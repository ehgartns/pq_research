==> flow/design.v <==
`timescale 1ns / 1ps
module  counter #(parameter W=4) (
    input logic clk, rst, enb,
    output logic [W-1:0] q
    );
    always_ff @(posedge clk)
        if (rst)      q <= '0;
        else if (enb) q <= q + 1;
endmodule: counter
`timescale 1ns / 1ps
module dec_3_8_n(
    input logic [2:0] a,
    output logic [7:0] y_n
    );
    logic [7:0] y;
    always_comb begin
        case (a)
            3'd0: y = 8'b00000001;
            3'd1: y = 8'b00000010;
            3'd2: y = 8'b00000100;
            3'd3: y = 8'b00001000;
            3'd4: y = 8'b00010000;
            3'd5: y = 8'b00100000;
            3'd6: y = 8'b01000000;
            3'd7: y = 8'b10000000;
            default: y = 4'b00000000;
        endcase
        y_n = ~y;
    end
endmodule: dec_3_8_n
`timescale 1ns / 1ps
module mux8 #(parameter W=1)
	         (input logic [W-1:0] d0, d1, d2, d3, d4, d5, d6, d7,
	          input logic [2:0] sel,
	          output logic [W-1:0] y);
   always_comb
     case (sel)
       3'd0 : y = d0;
       3'd1 : y = d1;
       3'd2 : y = d2;
       3'd3 : y = d3;
       3'd4 : y = d4;
       3'd5 : y = d5;
       3'd6 : y = d6;
       3'd7 : y = d7;
       default : y = '0;
      endcase  
endmodule: mux8
module period_enb(input logic clk, rst, clr, output logic enb_out);
    parameter PERIOD_MS = 1;    
    parameter PERIOD_US = PERIOD_MS * 1000;
    parameter PERIOD_NS = PERIOD_US * 1000;
    parameter CLKFREQ_MHZ = 100;   
    localparam CLKPD_NS = 1000 / CLKFREQ_MHZ;
    localparam PERIOD_COUNT_LIMIT = PERIOD_NS / CLKPD_NS;
    localparam PERIOD_COUNT_BITS = $clog2(PERIOD_COUNT_LIMIT);
    logic [PERIOD_COUNT_BITS-1:0] q;
    assign enb_out = (q == PERIOD_COUNT_LIMIT - 1);
    always_ff @(posedge clk)
        if (rst || clr || enb_out) q <= 0;
        else                       q <=  q + 1;
endmodule: period_enb
module sevenseg_ctl(
    input logic clk, rst,
    input logic [6:0] d7, d6, d5, d4, d3, d2, d1, d0,
    output logic [6:0] segs_n,
    output logic dp_n,
    output logic [7:0] an_n
    );
    logic enb, clr;
    logic [2:0] digit;   
    logic [6:0] muxd;
    assign clr = 1'b0;
    period_enb #(.PERIOD_MS(1)) U_ENB(.clk, .rst, .clr, .enb_out(enb));
    counter #(.W(3)) U_CT (.clk, .rst, .enb, .q(digit));
    dec_3_8_n U_DEC (.a(digit), .y_n(an_n));
    mux8 #(.W(7)) U_MUX8 (.sel(digit), .d0, .d1, .d2, .d3, .d4, .d5, .d6, .d7, .y(muxd));
    sevenseg_ext_n U_SSEG (.d(muxd), .segs_n, .dp_n);
endmodule
module sevenseg_ext_n(
		 input logic [6:0]  d,
		 output logic [6:0] segs_n,   
		 output logic dp_n
		 );
   logic blank, dp, dash;
   assign blank = d[6];
   assign dp = d[5];
   assign dash = d[4];
   assign dp_n = !(!blank && dp);
   always_comb begin
	   if (blank) segs_n = 7'b1111111;
	   else if (dash) segs_n = 7'b0111111;
	   else begin
		   case (d[3:0])      
			   4'd0: segs_n = 7'b1000000;
			   4'd1: segs_n = 7'b1111001;
			   4'd2: segs_n = 7'b0100100;
			   4'd3: segs_n = 7'b0110000;
			   4'd4: segs_n = 7'b0011001;
			   4'd5: segs_n = 7'b0010010;
			   4'd6: segs_n = 7'b0000010;
			   4'd7: segs_n = 7'b1111000;
			   4'd8: segs_n = 7'b0000000;
			   4'd9: segs_n = 7'b0010000;
			   4'd10: segs_n = 7'b0001000;   
			   4'd11: segs_n = 7'b0001100;   
			   4'd12: segs_n = 7'b1000110;   
			   4'd15: segs_n = 7'b0001110;   
			   default: segs_n = 7'b1111111;
		   endcase
	   end
   end
endmodule: sevenseg_ext_n
# Tool chain data of sevenseg_ctl
# Tool output for the design above, in the order of the flow.
# Lines are those of the file above, counted from 1.
# Operators: Yosys type, input widths -> output width; for muxes data width and select width s.
# A cell with n/a has no value.
# design
design	sevenseg_ctl
clock_port	clk
cell_library	sky130hd
pvt_corner	tt_025C_1v80

# Word-level counts
# Yosys after proc, flatten, opt, wreduce and memory -nomap, before mapping. Print and check cells are not counted. Equal cells are merged and count once.
# Yosys's memory passes give these memory sizes; they may raise the number of words (mostly to a power of two), join words into wider ones and drop unused or constant bits.
# bits
word_cells	25
clocked_rd_ports_x_width	8
romBits	176
inputBits	58
out_inout_bits	16
memories	2
ff_bits	20
# op_classes
reduce_and_logical	5
addsub	2
muxes	5
eq_ne	8
n_logic	1
# memory_table
memory	words	width	read_ports	write_ports	line_no	text
(no name shown)	16	7	1	0	94	case (d[3:0])
(no name shown)	8	8	1	0	17	case (a)
# op_table
cell	n
$pmux 7 s8	1
$add 17x1->17 const B	1
$eq 17x17->1 const B	1
$mux 7	2
$eq 3x3->1 const B	4
$not 8->8	1
$eq 3x2->1 const B	2
$mux 3	2
$add 3x1->3 const B	1
$eq 3x1->1 const B	1
$logic_not 3->1	1
$logic_not 1->1	2
$logic_and 1x1->1	1
$logic_or 1x1->1	1

# Logic depth
# Yosys ltp: most cells in a row. Word level: on the elaborated netlist, between registers, memories and ports. Mapped: between sequential cells and ports; inverters and the memories' decode and read muxes count.
# depth
depth_word	5
ABC_AREA	0
mapped_depth	15
mapped_depth_nobuf	10

# Netlist
# The flow's flattened synthesis, as Yosys stat reports it; memories are mapped. The netlist is that of the ABC_AREA named above (0 if unset); the other value can give another one.
# synth_totals
n_buf	14
ff_cells	28
cells	238
synth_area_um2	2043.2
# types
type	n	type_area_um2
sky130_fd_sc_hd__dfxtp_1	28	560.538
sky130_fd_sc_hd__ha_1	13	162.656
sky130_fd_sc_hd__nor2_1	25	93.84
sky130_fd_sc_hd__mux2_2	8	90.086
sky130_fd_sc_hd__a31oi_4	4	85.082
sky130_fd_sc_hd__inv_1	19	71.318
sky130_fd_sc_hd__a22o_1	8	70.067
sky130_fd_sc_hd__mux2i_1	7	70.067
sky130_fd_sc_hd__xor2_1	8	70.067
sky130_fd_sc_hd__a221oi_1	7	61.309
sky130_fd_sc_hd__xnor2_1	6	52.55
sky130_fd_sc_hd__a21oi_1	10	50.048
sky130_fd_sc_hd__nand3_1	10	50.048
sky130_fd_sc_hd__nor3_1	9	45.043
sky130_fd_sc_hd__nand2_1	10	37.536
sky130_fd_sc_hd__buf_6	3	33.782
sky130_fd_sc_hd__a22oi_1	4	30.029
sky130_fd_sc_hd__and4_1	3	26.275
# Not listed: further types 29, cells in them 56.
# The figures by module come from a second, unflattened synthesis with its own total; it is not the netlist above.
# hier_totals
cells_unflattened	209
hier_area_um2	1784.2
# Each row is one instance without its submodules.
# modules
module	mod_area_um2	seq_area_um2	cells	n_inst
period_enb (PERIOD_MS=1)	800.8	340.3	89	1
mux8 (W=7)	519.2	0.0	63	1
sevenseg_ext_n	279.0	0.0	37	1
counter (W=3)	121.4	60.1	11	1
dec_3_8_n	60.1	0.0	8	1
sevenseg_ctl	3.8	0.0	1	1

# Path before layout
# Path of least setup slack by OpenSTA after synthesis, without wires, with an ideal clock, recovery checks aside; 20% of the period is set as input and as output delay. Where synthesis merged equal registers, the netlist keeps one of their names.
# synth_timing
path_type	reg2out
start	register U_CT.q[2]
end	output segs_n[4]
arrival_time_ns	3.297
stages	15
path_slack_ns	0.439
tclk_ns	4.67
output_delay_ns	0.934
path_delay_ns	3.297
path_buffers	5
launch_ns	0.000
t_required_ns	3.736
synth_period_reached_ns	4.231
# "path_delay_ns" is the arrival time less input delay plus setup time.
# A path that ends at an output port has no setup time.
# "stages" counts driving pins, that of a launching flip-flop among them; a cell with two outputs on the path counts twice.
# "synth_period_reached_ns" is the clock period less the worst setup slack; recovery checks do not enter. This is arithmetic on one report: input and output delays are still those of the set period (20% each).
# Between the ends stands the longest chain of elaborated cells between them, by number of cells; it is not shown to be the way that was timed. Of several equally long chains one is given.
# A line is the first line of the expression or statement that the cell stems from. Yosys adds cells for indexed reads and writes and turns some case tables into memories.
# A memory read counts as a cell of the chain, while the word-level depth stops at memories.
# synth_between
path_cell_list	sky130_fd_sc_hd__dfxtp_1 -> sky130_fd_sc_hd__buf_2 -> sky130_fd_sc_hd__buf_1 -> sky130_fd_sc_hd__inv_1 -> sky130_fd_sc_hd__ha_1 -> sky130_fd_sc_hd__buf_6 -> sky130_fd_sc_hd__or4_4 -> sky130_fd_sc_hd__buf_6 -> sky130_fd_sc_hd__or2_0 -> sky130_fd_sc_hd__buf_6 -> sky130_fd_sc_hd__a31oi_4 -> sky130_fd_sc_hd__inv_1 -> sky130_fd_sc_hd__ha_1 -> sky130_fd_sc_hd__nand2b_1 -> sky130_fd_sc_hd__a32oi_1
elab_chain_cells	5
cells_between	12
lines_between	4
# synth_lines
element	line_no	text
from (decl)	4	output logic [W-1:0] q
from (assign)	7	if (rst)      q <= '0;
from (assign)	8	else if (enb) q <= q + 1;
$eq 3x3->1	37	case (sel)
$pmux 7 s8	37
$mem_v2 16x7	94	case (d[3:0])
$mux 7	92	else if (dash) segs_n = 7'b0111111;
$mux 7	91	if (blank) segs_n = 7'b1111111;
to (decl)	66	output logic [6:0] segs_n,

# Module sevenseg_ctl, platform sky130hd: 2 stored runs of the flow (Yosys, OpenROAD) with differing settings, in no particular order. Input and output delays are each 20% of the period that was set; the output load is 0.01 pF.
# Settings: . = not set for that run.
run	period_ns	CORE_UTILIZATION	SETUP_SLACK_MARGIN	TNS_END_PERCENT	GPL_TIMING_DRIVEN	CTS_CLUSTER_DIAMETER	SLEW_MARGIN	MIN_ROUTING_LAYER	MAX_ROUTING_LAYER	CAP_MARGIN	CORE_MARGIN	CORE_ASPECT_RATIO	CELL_PAD_IN_SITES_GLOBAL_PLACEMENT	GPL_ROUTABILITY_DRIVEN
run 1	3.45	62	0.75	30	0	142	30	met2	met4	20	2	.	.	.
run 2	3.31	66	0.89	50	0	.	20	.	met4	20	8	0.82	3	1
# Run 1: unfinished; error GPL-0301 in placement
# Run 2: unfinished; error GPL-0301 in placement
